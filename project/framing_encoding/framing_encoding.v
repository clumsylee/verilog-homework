==> flow/design.v <==
`timescale 1us/100ns
module data_whiting(
    output [7:0] dout,
    output next_indicator,
    input [7:0] din,
    input indicator,
    input clk,
    input reset_n
);
localparam RANDOM_INIT = 9'b1_1111_1111;
localparam WAITING = 0,
           PADDING = 1,
           ENCODING = 2;
reg [1:0] state, next_state;
reg [6:0] count, next_count;
reg [8:0] random_regs, next_random_regs;
reg [7:0] working_random, next_working_random;
wire [8:0] next_random = {random_regs[5] ^ random_regs[0], random_regs[8:1]};
always @(*) begin
    case (state)
        WAITING: begin
            if (indicator)
                next_state = PADDING;
            else
                next_state = WAITING;
            next_count = 0;
            next_random_regs = RANDOM_INIT;
            next_working_random = RANDOM_INIT;
        end
        PADDING: begin
            if (count < 79) begin
                next_state = PADDING;
                next_count = count + 1;
                next_random_regs = RANDOM_INIT;
            end else begin
                next_state = ENCODING;
                next_count = 0;
                next_random_regs = next_random;
            end
            next_working_random = RANDOM_INIT;
        end
        ENCODING: begin
            if (indicator) begin
                next_state = WAITING;
                next_count = 0;
            end else begin
                next_state = ENCODING;
                next_count = count + 1;
            end
            next_random_regs = next_random;
            next_working_random = (count[2:0] == 7 ?
                                   random_regs :
                                   working_random);
        end
        default: begin
            next_state = WAITING;
            next_count = 0;
            next_random_regs = RANDOM_INIT;
            next_working_random = RANDOM_INIT;
        end
    endcase
end
always @(posedge clk or negedge reset_n) begin
    if (~reset_n) begin
        state <= WAITING;
        count <= 0;
        random_regs <= RANDOM_INIT;
        working_random <= RANDOM_INIT;
    end else begin
        state <= next_state;
        count <= next_count;
        random_regs <= next_random_regs;
        working_random <= next_working_random;
    end
end
assign next_indicator = indicator;
assign dout = (state == ENCODING ? din ^ working_random : din);
endmodule
`timescale 1us/100ns
module fifo(
    output [7:0] dout,
    output indicator,   
    input [7:0] din,
    input din_valid,
    input clk,
    input reset_n
);
parameter SIZE = 20,
          INDEX_WIDTH = 8,
          MAX_INDEX = SIZE * 8 - 1;
localparam WAITING = 0,
           RECEIVING = 1,
           LEFT_PADDING = 2,
           TRANSFERING = 3,
           RIGHT_PADDING = 4;
reg [2:0] state, next_state;
reg [MAX_INDEX:0] queue, next_queue;
reg [INDEX_WIDTH - 1:0] head, next_head;   
reg [6:0] count, next_count;
always @(*) begin
    case (state)
        WAITING: begin
            if (din_valid) begin
                next_state = RECEIVING;
                next_queue = {queue[MAX_INDEX - 8:0],
                              din};
                next_head = 8;
            end else begin
                next_state = WAITING;
                next_queue = queue;
                next_head = 0;
            end
            next_count = 0;
        end
        RECEIVING: begin
            if (din_valid) begin
                next_state = RECEIVING;
                next_queue = {queue[MAX_INDEX - 8:0],
                              din};
                next_head = head + 8;
            end else begin
                next_state = LEFT_PADDING;
                next_queue = queue;
                next_head = head;
            end
            next_count = 0;
        end
        LEFT_PADDING: begin
            if (count < 79) begin
                next_state = LEFT_PADDING;
                next_count = count + 1;
            end else begin
                next_state = TRANSFERING;
                next_count = 0;
            end
            next_head = head;
            next_queue = queue;
        end
        TRANSFERING: begin
            if (count < 7) begin
                next_state = TRANSFERING;
                next_head = head;
                next_count = count + 1;
            end else begin
                if (head == 8)   
                    next_state = RIGHT_PADDING;
                else
                    next_state = TRANSFERING;
                next_head = head - 8;
                next_count = 0;
            end
            next_queue = queue;
        end
        RIGHT_PADDING: begin
            if (count < 15) begin
                next_state = RIGHT_PADDING;
                next_count = count + 1;
            end else begin
                next_state = WAITING;
                next_count = 0;
            end
            next_head = 0;
            next_queue = 0;
        end
        default: begin
            next_state = WAITING;
            next_queue = 0;
            next_head = 0;
            next_count = 0;
        end
    endcase
end
always @(posedge clk or negedge reset_n) begin
    if (~reset_n) begin
        state <= WAITING;
        queue <= 0;
        head <= 0;
        count <= 0;
    end else begin
        state <= next_state;
        queue <= next_queue;
        head <= next_head;
        count <= next_count;
    end
end
assign dout = (head == 0) ? 0 : queue[(head - 1)-:8],
       indicator = (state == RECEIVING && ~din_valid) ||
                   (state == TRANSFERING && next_state == RIGHT_PADDING);
endmodule
`timescale 1us/100ns
module framing_crc(
    output reg [7:0] dout,
    output next_indicator,
    input [7:0] din,
    input indicator,
    input clk,
    input reset_n
);
localparam CRC_INIT = 16'hffff;
localparam WAITING = 0,
           SHR = 1,
           PHR_PSDU = 2,
           FCS = 3;
reg [1:0] state, next_state;
reg [6:0] count, next_count;
reg [15:0] crc, next_crc;
wire crc_in = din[(count[2:0])-:1] ^ crc[0];
always @(*) begin
    case (state)
        WAITING: begin
            if (indicator)
                next_state = SHR;
            else
                next_state = WAITING;
            next_count = 0;
            next_crc = CRC_INIT;
        end
        SHR: begin
            if (count < 79) begin
                next_state = SHR;
                next_count = count + 1;
            end else begin
                next_state = PHR_PSDU;
                next_count = 0;
            end
            next_crc = CRC_INIT;
        end
        PHR_PSDU: begin
            next_state = (indicator ? FCS : PHR_PSDU);
            next_count = (count == 7 ? 0 : count + 1);
            next_crc = {crc_in,
                        crc[15:12],
                        crc[11] ^ crc_in,
                        crc[10:5],
                        crc[4] ^ crc_in,
                        crc[3:1]};
        end
        FCS: begin
            if (count < 15) begin
                next_state = FCS;
                next_count = count + 1;
                next_crc = crc;
            end else begin
                next_state = WAITING;
                next_count = 0;
                next_crc = CRC_INIT;
            end
        end
        default: begin
            next_state = WAITING;
            next_count = 0;
            next_crc = CRC_INIT;
        end
    endcase
end
always @(posedge clk or negedge reset_n) begin
    if (~reset_n) begin
        state <= WAITING;
        count <= 0;
        crc <= CRC_INIT;
    end else begin
        state <= next_state;
        count <= next_count;
        crc <= next_crc;
    end
end
always @(*) begin
    case (state)
        SHR:
            if (count < 64)
                dout = 8'haa;
            else if (count < 72)
                dout = 8'h98;
            else
                dout = 8'hf3;
        PHR_PSDU:
            dout = din;
        FCS:
            dout = ~(count < 8 ? crc[7:0] : crc[15:8]);
        default:
            dout = 0;
    endcase
end
assign next_indicator = (state == WAITING && indicator ||
                         state == FCS && count == 15);
endmodule
`timescale 1us/100ns
module framing_encoding(
    output framing_encoding_out,
    output framing_encoding_out_valid,
    input [7:0] phr_psdu_in,
    input phr_psdu_in_valid,
    input clk,
    input reset_n
);
wire [7:0] fifo_out;
wire fifo_indicator;
fifo queue(fifo_out,
           fifo_indicator,
           phr_psdu_in,
           phr_psdu_in_valid,
           clk,
           reset_n);
wire [7:0] framing_crc_out;
wire framing_crc_indicator;
framing_crc framer(framing_crc_out, framing_crc_indicator,
                   fifo_out, fifo_indicator, clk, reset_n);
wire [7:0] whiting_out;
wire whiting_out_indicator;
data_whiting whiter(whiting_out, whiting_out_indicator,
                    framing_crc_out, framing_crc_indicator, clk, reset_n);
serializing serializer(framing_encoding_out, framing_encoding_out_valid,
                       whiting_out, whiting_out_indicator, clk, reset_n);
endmodule
`timescale 1us/100ns
module serializing(
    output reg dout,
    output reg dout_valid,
    input [7:0] din,
    input indicator,
    input clk,
    input reset_n
);
localparam WAITING = 0,
           SENDING = 1;
reg state;
wire next_state;
reg [2:0] count;
wire [2:0] next_count;
wire dout_next = din[count-:1],
     dout_valid_next = (state == SENDING);
assign next_state = (indicator ? ~state : state),
       next_count = (state == WAITING ? 0 : count + 1);
always @(posedge clk or negedge reset_n) begin
    if (~reset_n) begin
        state <= WAITING;
        count <= 0;
        dout <= 0;
        dout_valid <= 0;
    end else begin
        state <= next_state;
        count <= next_count;
        dout <= dout_next;
        dout_valid <= dout_valid_next;
    end
end
endmodule
**Step by step through the tools: framing_encoding**

Tool output for the design above, in the order of the flow.
Line numbers count from 1 in the design file above.
Library cell names are shortened.
The mark - stands for no value.

- Top module: framing_encoding
- Clock port: clk
- Standard-cell library: sky130hd
- Library corner: tt_025C_1v80

**Word-level counts**

Counts by Yosys on the flattened word-level netlist (proc, flatten, opt, wreduce; memories kept). Register bits leave out memories and registers merged into their read ports (data or address). Print and check cells are left out.

- Bits of input ports: 11
- Flip-flop bits (word level): 235
- Output and inout bits: 2

- Order comparisons: 9
- Add/sub/neg operators: 13
- Bitwise gates (word level): 10
- Muxes and demuxes: 46
- Shifts and indexed selects: 3
- Reductions and logical operators: 15
- Equal/unequal tests: 19

Operators with widths:

| operator | number |
|---|---|
| 160-bit parallel mux with 2-bit select | 1 |
| 160-bit by 32-bit variable part select with 8-bit output | 1 |
| 160-bit two-way mux | 1 |
| 32-bit by 1-bit subtractor with 32-bit output (second input constant) | 2 |
| 8-bit by 32-bit variable part select with 1-bit output | 2 |
| 8-bit two-way mux | 8 |
| 7-bit two-way mux | 9 |
| 16-bit parallel mux with 3-bit select | 1 |
| 7-bit < comparator (second input constant) | 5 |
| 32-bit by 1-bit adder with 32-bit output (second input constant) | 1 |
| 32-bit by 4-bit subtractor with 32-bit output (second input constant) | 1 |
| 8-bit parallel mux with 4-bit select | 1 |
| 7-bit parallel mux with 4-bit select | 1 |
| 8-bit parallel mux with 3-bit select | 1 |
| 7-bit by 1-bit adder with 7-bit output (second input constant) | 3 |
| 7-bit by 4-bit < comparator with 1-bit output (second input constant) | 3 |
| 7-bit parallel mux with 3-bit select | 1 |
| 9-bit parallel mux with 2-bit select | 1 |
| 16-bit two-way mux | 1 |
| 3-bit parallel mux with 5-bit select | 1 |
| 7-bit parallel mux with 2-bit select | 1 |
| 3-bit two-way mux | 4 |
| 2-bit two-way mux | 5 |
| 3-bit equality test (second input constant) | 3 |
| 8-bit by 1-bit subtractor with 9-bit output (second input constant) | 1 |
| 9-bit two-way mux | 1 |
| 3-bit by 1-bit adder with 4-bit output (second input constant) | 2 |
| 8-bit by 4-bit adder with 8-bit output (second input constant) | 1 |

Other operator kinds: 28; their cells: 52.

**Longest topological paths**

Depth = most cells in a row (Yosys ltp): at word level without a register or memory, in the mapped netlist without a sequential cell, where the memories' decode and read muxes count.

- Depth in word-level cells: 11
- ABC_AREA: 0
- Depth in mapped cells: 17
- Mapped depth without buffers: 11

**After synthesis**

Source: synth_stat.txt of the flow (Yosys; design flattened, memories mapped). It holds for the ABC_AREA given above (unset counts as 0); a run with the other value may have another netlist.
Totals and module areas in this step are rounded.

- Sequential area: 5,980 µm²
- Mapped area: 11,700 µm²
- Flip-flops: 237
- Standard cells after synthesis: 1,289

Cells by type:

| cell type | number | total area (µm²) |
|---|---|---|
| dfrtp_1 | 201 | 5.03E+03 |
| nand2_1 | 403 | 1.51E+03 |
| dfstp_2 | 36 | 945.907 |
| o21ai_0 | 176 | 880.845 |
| mux4_2 | 29 | 653.126 |
| clkbuf_1 | 73 | 274.013 |
| mux2i_1 | 23 | 230.221 |
| nor2_1 | 60 | 225.216 |
| a31oi_1 | 27 | 168.912 |
| inv_1 | 31 | 116.362 |
| xnor2_1 | 13 | 113.859 |
| a21oi_1 | 21 | 105.101 |
| xor2_1 | 11 | 96.342 |
| nand3_1 | 19 | 95.091 |
| ha_1 | 7 | 87.584 |
| nand2b_1 | 13 | 81.328 |
| nor2b_1 | 12 | 75.072 |
| mux2_2 | 6 | 67.565 |

Other cell types: 46; their cells: 128.
By module: a second synthesis without flattening, with its own total; a netlist apart from the flattened one above.

- Cells (unflattened synthesis): 1,319
- Area total of the unflattened synthesis: 12,000 µm²

Rows give one instance, submodules left out.

By module:

| module | area (µm²) | cells | times used | sequential area (µm²) |
|---|---|---|---|---|
| fifo | 8,970 | 1,039 | 1 | 4,430 |
| framing_crc | 1,520 | 161 | 1 | 697 |
| data_whiting | 1,210 | 104 | 1 | 698 |
| serializing | 265 | 15 | 1 | 150 |
| framing_encoding | 0.0 | 0 | 1 | 0.0 |

**Path before layout**

OpenSTA on the mapped netlist: ideal clock, no wires. The path of least setup slack (recovery checks aside). Input and output delay are each 20% of the period. Register names are those of the netlist, which keeps one name where synthesis merged equal registers.

- Kind: register to register
- From: register queue.head[3]
- To: register framer.crc[15]
- Data arrival time: 3.146 ns
- Data required time: 5.803 ns
- Driving pins on the path: 16
- Path delay: 3.223 ns
- Launch time at the first pin: 0.000 ns
- Period: 5.88 ns
- Setup slack: 2.657 ns
- Synthesis period reached: 3.223 ns

"path delay" is the arrival time less input delay plus setup time.
"driving pins on the path" counts driving pins, that of a launching flip-flop among them; a cell with two outputs on the path counts twice.
"synthesis period reached" is the clock period less the worst setup slack; recovery checks do not enter. This is arithmetic on one report: input and output delays are still those of the set period (20% each).
Between the ends stands the longest chain of elaborated cells between them, by number of cells; it is not shown to be the way that was timed. Of several equally long chains one is given.
Each line given opens the expression or statement behind the cell; cells for indexed reads and writes are added by Yosys, which also makes memories of some case tables.

- Cell sequence: dfrtp_1 buf_6 buf_6 buf_4 inv_1 ha_1 buf_2 nand3b_1 o31ai_1 or2_4 nand4_2 a211o_1 and3_1 o32a_4 xor2_1 a31oi_1
- Cells in the longest elaborated chain: 8
- Elaborated cells on any way between the ends: 9
- Source lines of those cells: 3
- Classes of those cells: 3 x add/sub; 2 x shift; 2 x mux; 1 x logic; 1 x reduce/logical

RTL lines, path after synthesis:

| element | line | text |
|---|---|---|
| start, declared | 98 | `reg [INDEX_WIDTH - 1:0] head, next_head;` |
| start, assigned | 177 | `head <= 0;` |
| start, assigned | 182 | `head <= next_head;` |
| 8-bit by 1-bit subtractor with 9-bit output | 186 | `assign dout = (head == 0) ? 0 : queue[(head - 1)-:8],` |
| 32-bit by 1-bit adder with 32-bit output | 186 |  |
| 32-bit by 4-bit subtractor with 32-bit output | 186 |  |
| 160-bit by 32-bit variable part select with 8-bit output | 186 |  |
| 8-bit two-way mux | 186 |  |
| 8-bit by 32-bit variable part select with 1-bit output | 207 | `wire crc_in = din[(count[2:0])-:1] ^ crc[0];` |
| 1-bit bitwise XOR | 207 |  |
| 16-bit parallel mux with 3-bit select | 209 | `case (state)` |
| end, assigned | 260 | `crc <= CRC_INIT;` |
| end, assigned | 264 | `crc <= next_crc;` |
| end, declared | 206 | `reg [15:0] crc, next_crc;` |

**Worst path after layout**

From the final timing report of flow run A: the path of least setup slack in the routed layout; clock arrival at registers is part of the times.

- Kind: register to register
- From: register queue.head[3]
- To: register serializer.dout
- Data required time: 3.30 ns
- Data arrival time: 3.35 ns
- Launch time at the first pin: 0.52 ns
- Driving pins on the path: 13
- Period: 2.91 ns
- Setup slack: -0.05 ns

Between the ends stands the longest chain of elaborated cells between them, by number of cells; it is not shown to be the way that was timed. Of several equally long chains one is given.

- Cell sequence: dfrtp_2 inv_4 ha_4 xor2_4 buf_12 mux4_2 o21bai_4 o211ai_1 a21oi_1 nand3_1 a32oi_1 nor4_1 o32ai_1
- Cells in the longest elaborated chain: 9
- Elaborated cells on any way between the ends: 10
- Source lines of those cells: 4
- Classes of those cells: 3 x add/sub; 2 x shift; 3 x mux; 1 x logic; 1 x reduce/logical

RTL lines, path post-layout:

| element | line | text |
|---|---|---|
| start, declared | 98 | `reg [INDEX_WIDTH - 1:0] head, next_head;` |
| start, assigned | 177 | `head <= 0;` |
| start, assigned | 182 | `head <= next_head;` |
| 8-bit by 1-bit subtractor with 9-bit output | 186 | `assign dout = (head == 0) ? 0 : queue[(head - 1)-:8],` |
| 32-bit by 1-bit adder with 32-bit output | 186 |  |
| 32-bit by 4-bit subtractor with 32-bit output | 186 |  |
| 160-bit by 32-bit variable part select with 8-bit output | 186 |  |
| 8-bit two-way mux | 186 |  |
| 8-bit parallel mux with 3-bit select | 268 | `case (state)` |
| 8-bit bitwise XOR | 77 | `assign dout = (state == ENCODING ? din ^ working_random : din);` |
| 8-bit two-way mux | 77 |  |
| 8-bit by 32-bit variable part select with 1-bit output | 330 | `wire dout_next = din[count-:1],` |
| end, assigned | 338 | `dout <= 0;` |
| end, assigned | 343 | `dout <= dout_next;` |
| end, declared | 317 | `output reg dout,` |

Hand-over note for framing_encoding

Record of 2 stored runs of the RTL-to-layout flow on framing_encoding, platform sky130hd. The runs are unordered. Constraints: input delay and output delay 20% of the set period each, output load 0.01 pF.
"clock period reached" = clock period - worst setup slack. The figure is calculated, with input and output delays left at 20% of the set period.
"worst setup path time": the worst setup path's part of the clock period (all of it between registers, 20% less for each end at a port) less its slack. A launch clock that arrives late makes it longer, a capture clock that arrives late makes it shorter.
"power consumption": no workload was simulated; the value follows from the tool's default switching activity.
The results are shown rounded.

### Flow run A

Settings: `period_ns=2.91`, `CORE_UTILIZATION=65`, `PLACE_DENSITY_LB_ADDON=0.15`, `CORE_MARGIN=9`, `CAP_MARGIN=5`, `MAX_ROUTING_LAYER=met4`, `SLEW_MARGIN=20`

- Area of the synthesized netlist: 11,700 µm²
- Full die area: 23,200 µm²
- Standard-cell area after layout: 13,500 µm²
- Setup slack of the critical path: -0.052 ns
- Setup TNS: -0.052 ns
- Power consumption: 0.0106 W
- Clock period reached: 2.962 ns
- Worst setup path time: 2.96 ns
- Kind of the worst setup path: register to register

### Flow run B

Settings: `period_ns=2.05`, `CORE_UTILIZATION=41`, `SETUP_SLACK_MARGIN=0.6`, `PLACE_DENSITY=0.38`, `CORE_ASPECT_RATIO=1.62`, `CELL_PAD_IN_SITES_GLOBAL_PLACEMENT=2`, `ABC_AREA=1`, `GPL_ROUTABILITY_DRIVEN=1`, `MAX_ROUTING_LAYER=met5`, `CAP_MARGIN=20`, `CORE_MARGIN=2`, `SLEW_MARGIN=20`

- Area of the synthesized netlist: 12,000 µm²
- Full die area: 30,600 µm²
- Standard-cell area after layout: 17,800 µm²
- Setup slack of the critical path: -0.578 ns
- Setup TNS: -3.03 ns
- Power consumption: 0.0102 W
- Clock period reached: 2.628 ns
- Worst setup path time: 2.63 ns
- Kind of the worst setup path: register to register

End of note.
